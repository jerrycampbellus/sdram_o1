==> flow/design.v <==
`timescale 1ns / 1ps
module sdram_controller_with_power_modes (
    input  wire                 clk,        
    input  wire                 reset,      
    input  wire                 i_valid,   
    input  wire [4:0]           i_cmd,     
    input  wire [12:0]          i_row_addr,
    input  wire [8:0]           i_col_addr,
    input  wire [1:0]           i_bank_addr,
    input  wire [15:0]          i_wdata,
    output reg  [15:0]          o_rdata,
    output reg                  o_ready,
    output reg  cs_n,
    output reg  ras_n,
    output reg  cas_n,
    output reg  we_n,
    output reg  [1:0]   sdram_ba,
    output reg  [12:0]  sdram_addr,
    inout  wire [15:0]  sdram_dq,
    output reg          cke,
    output reg  [1:0]   dqm
);
    parameter tRCD_CYCLES   =  3;
    parameter tRP_CYCLES    =  3;
    parameter tRC_CYCLES    =  9;
    parameter tMRD_CYCLES   =  2;
    parameter tDPL_CYCLES   =  2;
    parameter CAS_LAT       =  3;
    parameter tREF_CYCLES   = 1100;
    parameter tXS_CYCLES    = 11;
    parameter PWRUP_WAIT    = 16000;
    localparam ST_RESET          = 5'd0,
               ST_POWERUP        = 5'd1,
               ST_PRECHARGE      = 5'd2,
               ST_AR1            = 5'd3,
               ST_AR2            = 5'd4,
               ST_LOAD_MODE      = 5'd5,
               ST_READY          = 5'd6,
               ST_ACTIVE         = 5'd7,
               ST_READ           = 5'd8,
               ST_WRITE          = 5'd9,
               ST_REF_REQ        = 5'd10,
               ST_REF_EXEC       = 5'd11,
               ST_PWRDOWN_ENTRY  = 5'd12,
               ST_PWRDOWN        = 5'd13,
               ST_SELFREF_ENTRY  = 5'd14,
               ST_SELFREF        = 5'd15,
               ST_SELFREF_EXIT   = 5'd16;
    reg [4:0] current_state, next_state;
    reg [15:0] pwrup_cnt;
    reg        powerup_done;
    reg [15:0] refresh_timer;
    wire       refresh_due;
    reg [7:0]  cmd_timer;
    reg        wait_done;
    reg [15:0] dq_out_reg;
    reg        dq_oe; 
    assign sdram_dq = dq_oe ? dq_out_reg : 16'hzzzz;
    always @(posedge clk) begin
        if ((current_state == ST_READ) && wait_done) begin
            o_rdata <= sdram_dq;
        end
    end
    always @(posedge clk or posedge reset) begin
        if (reset)
            current_state <= ST_RESET;
        else
            current_state <= next_state;
    end
    always @(*) begin
        next_state = current_state;
        case (current_state)
        ST_RESET: begin
            next_state = ST_POWERUP;
        end
        ST_POWERUP: begin
            if (powerup_done)
                next_state = ST_PRECHARGE;
        end
        ST_PRECHARGE: begin
            if (wait_done)
                next_state = ST_AR1;
        end
        ST_AR1: begin
            if (wait_done)
                next_state = ST_AR2;
        end
        ST_AR2: begin
            if (wait_done)
                next_state = ST_LOAD_MODE;
        end
        ST_LOAD_MODE: begin
            if (wait_done)
                next_state = ST_READY;
        end
        ST_READY: begin
            if (refresh_due)
                next_state = ST_REF_REQ;
            else if (i_valid) begin
                case (i_cmd)
                    5'h1: next_state = ST_ACTIVE;  
                    5'h2: next_state = ST_ACTIVE;  
                    5'h3: next_state = ST_REF_REQ;  
                    5'h4: next_state = ST_PWRDOWN_ENTRY;  
                    5'h5: next_state = ST_SELFREF_ENTRY;  
                    default: next_state = ST_READY;
                endcase
            end
        end
        ST_REF_REQ: begin
            next_state = ST_REF_EXEC;
        end
        ST_REF_EXEC: begin
            if (wait_done)
                next_state = ST_READY;
        end
        ST_ACTIVE: begin
            if (wait_done) begin
                if (i_cmd == 5'h1)  
                    next_state = ST_READ;
                else if (i_cmd == 5'h2)  
                    next_state = ST_WRITE;
                else
                    next_state = ST_READY;
            end
        end
        ST_READ: begin
            if (wait_done)
                next_state = ST_READY;
        end
        ST_WRITE: begin
            if (wait_done)
                next_state = ST_READY;
        end
        ST_PWRDOWN_ENTRY: begin
            next_state = ST_PWRDOWN;
        end
        ST_PWRDOWN: begin
            if (i_valid && (i_cmd == 5'h6))
                next_state = ST_READY;
        end
        ST_SELFREF_ENTRY: begin
            next_state = ST_SELFREF;
        end
        ST_SELFREF: begin
            if (i_valid && (i_cmd == 5'h6))
                next_state = ST_SELFREF_EXIT;
        end
        ST_SELFREF_EXIT: begin
            if (wait_done)
                next_state = ST_READY;
        end
        endcase
    end
    always @(posedge clk or posedge reset) begin
        if (reset) begin
            cmd_timer <= 0;
            wait_done <= 1'b0;
        end else begin
            wait_done <= 1'b0;
            case (current_state)
            ST_PRECHARGE: begin
                if (cmd_timer < tRP_CYCLES)
                    cmd_timer <= cmd_timer + 1;
                else begin
                    wait_done <= 1'b1;
                    cmd_timer <= 0;
                end
            end
            ST_AR1, ST_AR2, ST_REF_EXEC: begin
                if (cmd_timer < tRC_CYCLES)
                    cmd_timer <= cmd_timer + 1;
                else begin
                    wait_done <= 1'b1;
                    cmd_timer <= 0;
                end
            end
            ST_LOAD_MODE: begin
                if (cmd_timer < tMRD_CYCLES)
                    cmd_timer <= cmd_timer + 1;
                else begin
                    wait_done <= 1'b1;
                    cmd_timer <= 0;
                end
            end
            ST_ACTIVE: begin
                if (cmd_timer < tRCD_CYCLES)
                    cmd_timer <= cmd_timer + 1;
                else begin
                    wait_done <= 1'b1;
                    cmd_timer <= 0;
                end
            end
            ST_READ: begin
                if (cmd_timer < CAS_LAT)
                    cmd_timer <= cmd_timer + 1;
                else begin
                    wait_done <= 1'b1;
                    cmd_timer <= 0;
                end
            end
            ST_WRITE: begin
                if (cmd_timer < tDPL_CYCLES)
                    cmd_timer <= cmd_timer + 1;
                else begin
                    wait_done <= 1'b1;
                    cmd_timer <= 0;
                end
            end
            ST_SELFREF_EXIT: begin
                if (cmd_timer < tXS_CYCLES)
                    cmd_timer <= cmd_timer + 1;
                else begin
                    wait_done <= 1'b1;
                    cmd_timer <= 0;
                end
            end
            default: cmd_timer <= 0;
            endcase
        end
    end
    always @(posedge clk or posedge reset) begin
        if (reset) begin
            pwrup_cnt    <= 0;
            powerup_done <= 1'b0;
        end else begin
            if (!powerup_done) begin
                if (pwrup_cnt < PWRUP_WAIT)
                    pwrup_cnt <= pwrup_cnt + 1;
                else
                    powerup_done <= 1'b1;
            end
        end
    end
    always @(posedge clk or posedge reset) begin
        if (reset) begin
            refresh_timer <= 0;
        end else begin
            if (current_state == ST_REF_EXEC)
                refresh_timer <= 0;
            else
                refresh_timer <= refresh_timer + 1;
        end
    end
    assign refresh_due = (refresh_timer >= tREF_CYCLES);
    always @(posedge clk or posedge reset) begin
        if (reset) begin
            cs_n       <= 1'b1;
            ras_n      <= 1'b1;
            cas_n      <= 1'b1;
            we_n       <= 1'b1;
            sdram_ba   <= 2'b00;
            sdram_addr <= 13'h0000;
            cke        <= 1'b1;
            dqm        <= 2'b00;
            dq_oe      <= 1'b0;
            dq_out_reg <= 16'h0000;
            o_ready    <= 1'b0;
        end else begin
            cs_n       <= 1'b0;
            ras_n      <= 1'b1;
            cas_n      <= 1'b1;
            we_n       <= 1'b1;
            sdram_ba   <= 2'b00;
            sdram_addr <= 13'h0000;
            cke        <= 1'b1;
            dqm        <= 2'b00;
            dq_oe      <= 1'b0;
            dq_out_reg <= i_wdata;
            o_ready    <= (current_state == ST_READY);
            case (current_state)
            ST_POWERUP: begin
            end
            ST_PRECHARGE: begin
                ras_n         <= 1'b0;
                we_n          <= 1'b0;
                sdram_addr[10]<= 1'b1;
            end
            ST_AR1, ST_AR2, ST_REF_EXEC: begin
                ras_n <= 1'b0;
                cas_n <= 1'b0;
                we_n  <= 1'b1;
            end
            ST_LOAD_MODE: begin
                ras_n <= 1'b0;
                cas_n <= 1'b0;
                we_n  <= 1'b0;
                sdram_addr <= 13'b000_0110_1010; 
            end
            ST_ACTIVE: begin
                ras_n      <= 1'b0;
                sdram_ba   <= i_bank_addr;
                sdram_addr <= i_row_addr;
            end
            ST_READ: begin
                cas_n      <= 1'b0;
                sdram_ba   <= i_bank_addr;
                sdram_addr <= i_col_addr;
            end
            ST_WRITE: begin
                cas_n     <= 1'b0;
                we_n      <= 1'b0;
                sdram_ba  <= i_bank_addr;
                sdram_addr<= i_col_addr;
                dq_oe     <= 1'b1;
                dq_out_reg<= i_wdata;
            end
            ST_PWRDOWN_ENTRY: begin
            end
            ST_PWRDOWN: begin
                cke <= 1'b0;  
            end
            ST_SELFREF_ENTRY: begin
                ras_n <= 1'b0;
                cas_n <= 1'b0;
                we_n  <= 1'b1; 
                cke   <= 1'b0;
            end
            ST_SELFREF: begin
                cke <= 1'b0;  
            end
            ST_SELFREF_EXIT: begin
                cke <= 1'b1;
            end
            endcase
            if (current_state == ST_PWRDOWN_ENTRY) begin
                cke <= 1'b0;
            end
        end
    end
endmodule
==> Tool chain data of sdram_controller_with_power_modes <==
Tool output for the design above, in the order of the flow.
Lines are those of the file above, counted from 1.
Operators carry their Yosys type and port widths (W data, S select, Z words).
{ "design": {"top": "sdram_controller_with_power_modes", "clock": "clk", "library": "sky130hd", "lib_corner": "tt_025C_1v80"} }

==> After elaboration <==
Source: Yosys, flattened and elaborated, memories not mapped. Widths are those after wreduce. Registers that Yosys merges into a memory's read port (data or address) are not register bits. Print and check cells do not count. Equal cells are merged and count once.
{ "bits": {"out_inout_bits": 55, "ff_bits": 101, "inputBits": 48, "word_cells": 113} }
{ "op_classes": {"n_reduce_logical": 17, "logic": 1, "add_sub_neg": 3, "mux": 38, "compare": 6, "eq_ne": 31} }
{ "ops": {"columns": ["cell", "n"], "rows": [
  ["$pmux W5 S13", 1],
  ["$mux W5", 10],
  ["$eq A5 B4 Y1 const B", 8],
  ["$eq A5 B3 Y1 const B", 7],
  ["$add A16 B1 Y16 const B", 2],
  ["$pmux W8 S4", 1],
  ["$mux W16", 2],
  ["$mux W8", 4],
  ["$pmux W10 S3", 1],
  ["$eq A5 B2 Y1 const B", 4],
  ["$reduce_bool A17 Y1", 1],
  ["$ge A16 B11 Y1 const B", 1],
  ["$lt A16 B14 Y1 const B", 1],
  ["$lt A8 B2 Y1 const B", 2],
  ["$lt A8 B4 Y1 const B", 2],
  ["$pmux W4 S4", 1],
  ["$reduce_or A3 Y1", 5],
  ["$ne A2 B2 Y1 const B", 7],
  ["$reduce_or A7 Y1", 2],
  ["$mux W1", 12],
  ["$reduce_and A10 Y1", 1],
  ["$eq A5 B1 Y1 const B", 2],
  ["$add A8 B1 Y8 const B", 1],
  ["$mux W4", 2],
  ["$reduce_or A2 Y1", 3],
  ["$eq A5 B5 Y1 const B", 1],
  ["$logic_not A5 Y1", 1],
  ["$reduce_or A5 Y1", 1]
]} }
Other operator kinds: 8; their cells: 10.

==> Depth <==
Yosys ltp: most cells in a row. Word level: on the elaborated netlist, between registers, memories and ports. Mapped: between sequential cells and ports; inverters and the memories' decode and read muxes count.
{ "logic_depth": {"ltp_word": 6, "abc_area": 0, "mapped_depth": 6, "mapped_depth_nobuf": 6} }

==> Mapped cells and area <==
Yosys stat after the flow's synthesis: flattened, memories mapped to cells. It holds for the ABC_AREA given above (unset counts as 0); a run with the other value may have another netlist.
{ "synth_totals": {"ff_cells": 111, "sequential_area_um2": 2864.0, "cells": 321, "n_buf": 12, "yosys_area_um2": 4242.8} }
{ "by_type": {"columns": ["cell", "n", "area_total_um2"], "rows": [
  ["sky130_fd_sc_hd__dfrtp_1", 90, 2252.16],
  ["sky130_fd_sc_hd__edfxtp_1", 16, 480.461],
  ["sky130_fd_sc_hd__xnor2_1", 16, 140.134],
  ["sky130_fd_sc_hd__dfstp_2", 5, 131.376],
  ["sky130_fd_sc_hd__nor2_1", 26, 97.594],
  ["sky130_fd_sc_hd__xor2_1", 11, 96.342],
  ["sky130_fd_sc_hd__a22o_1", 8, 70.067],
  ["sky130_fd_sc_hd__ha_1", 5, 62.56],
  ["sky130_fd_sc_hd__a21o_1", 8, 60.058],
  ["sky130_fd_sc_hd__nor3_1", 12, 60.058],
  ["sky130_fd_sc_hd__nand4_1", 9, 56.304],
  ["sky130_fd_sc_hd__nand3_1", 11, 55.053],
  ["sky130_fd_sc_hd__inv_1", 13, 48.797],
  ["sky130_fd_sc_hd__mux2_2", 4, 45.043],
  ["sky130_fd_sc_hd__nor4_1", 7, 43.792],
  ["sky130_fd_sc_hd__nand2_1", 11, 41.29],
  ["sky130_fd_sc_hd__a221o_1", 4, 40.038],
  ["sky130_fd_sc_hd__clkbuf_1", 9, 33.782]
]} }
Not listed: further types 34, cells in them 56.

==> Path before layout <==
OpenSTA on the mapped netlist: ideal clock, no wires. The path of least setup slack (recovery checks aside). Input and output delay are each 20% of the period. Register names are those of the netlist, which keeps one name where synthesis merged equal registers.
{ "synth_timing": {"path_type": "register -> register", "startpoint": "register wait_done", "endpoint": "register o_rdata[0]", "setup_slack_ns": 1.190, "setup_ns": 0.389, "launch_ns": 0.000, "driving_pins": 4, "tclk_ns": 3.02, "required_time_ns": 2.631, "delay_ns": 1.830, "n_path_buf": 1, "arrival_ns": 1.441, "synth_period_reached_ns": 1.83} }
"delay_ns" = arrival - input delay + setup time.
"driving_pins": output pins that drive a net of the path, with the launching flip-flop's if there is one; two outputs of one cell count as two.
"synth_period_reached_ns" = period - worst setup slack (recovery checks aside). The figure is calculated, with input and output delays left at 20% of the set period.
Between the ends stands the longest chain of elaborated cells between them, by number of cells; it is not shown to be the way that was timed. Of several equally long chains one is given.
A line is the first line of the expression or statement that the cell stems from. Yosys adds cells for indexed reads and writes and turns some case tables into memories.
A register here has more assigning lines than the two given.
{ "synth_between": {"path_cell_list": "sky130_fd_sc_hd__dfrtp_1 > sky130_fd_sc_hd__clkbuf_1 > sky130_fd_sc_hd__inv_1 > sky130_fd_sc_hd__nor2_1", "elab_chain_cells": 1, "cone_cells": 1, "cone_lines": 1, "cone_classes": "reduce/logical (1)"} }
{ "synth_rtl": {"columns": ["element", "line_no", "text"], "rows": [
  ["start: declaration", 55, "reg        wait_done;"],
  ["start: assignment", 158, "wait_done <= 1'b0;"],
  ["start: assignment", 160, "wait_done <= 1'b0;"],
  ["$logic_and A1 B1 Y1", 60, "if ((current_state == ST_READ) && wait_done) begin"],
  ["end: assignment", 61, "o_rdata <= sdram_dq;"],
  ["end: declaration", 11, "output reg  [15:0]          o_rdata,"]
]} }

Appendix: runs

Design sdram_controller_with_power_modes on sky130hd. What follows are 2 stored runs of the flow, each under its own settings; their order means nothing. The constraints put input and output delay at 20% of the set period each and load the outputs with 0.01 pF.

settings of run A
{
  "period_ns": 2.91,
  "CORE_UTILIZATION": 62,
  "PLACE_DENSITY": 0.87,
  "CORE_MARGIN": 3,
  "CELL_PAD_IN_SITES_GLOBAL_PLACEMENT": 0,
  "CELL_PAD_IN_SITES_DETAIL_PLACEMENT": 1,
  "TNS_END_PERCENT": 55,
  "SLEW_MARGIN": 25,
  "CAP_MARGIN": 20
}
report of run A: did not finish, place, DPL-0033

settings of run B
{
  "period_ns": 3.05,
  "CORE_UTILIZATION": 57,
  "CORE_ASPECT_RATIO": 0.92,
  "CELL_PAD_IN_SITES_DETAIL_PLACEMENT": 2,
  "TNS_END_PERCENT": 65,
  "ABC_AREA": 0,
  "GPL_TIMING_DRIVEN": 1,
  "CTS_CLUSTER_SIZE": 86,
  "SLEW_MARGIN": 5,
  "CAP_MARGIN": 20,
  "CORE_MARGIN": 2
}
report of run B: did not finish, place, DPL-0033
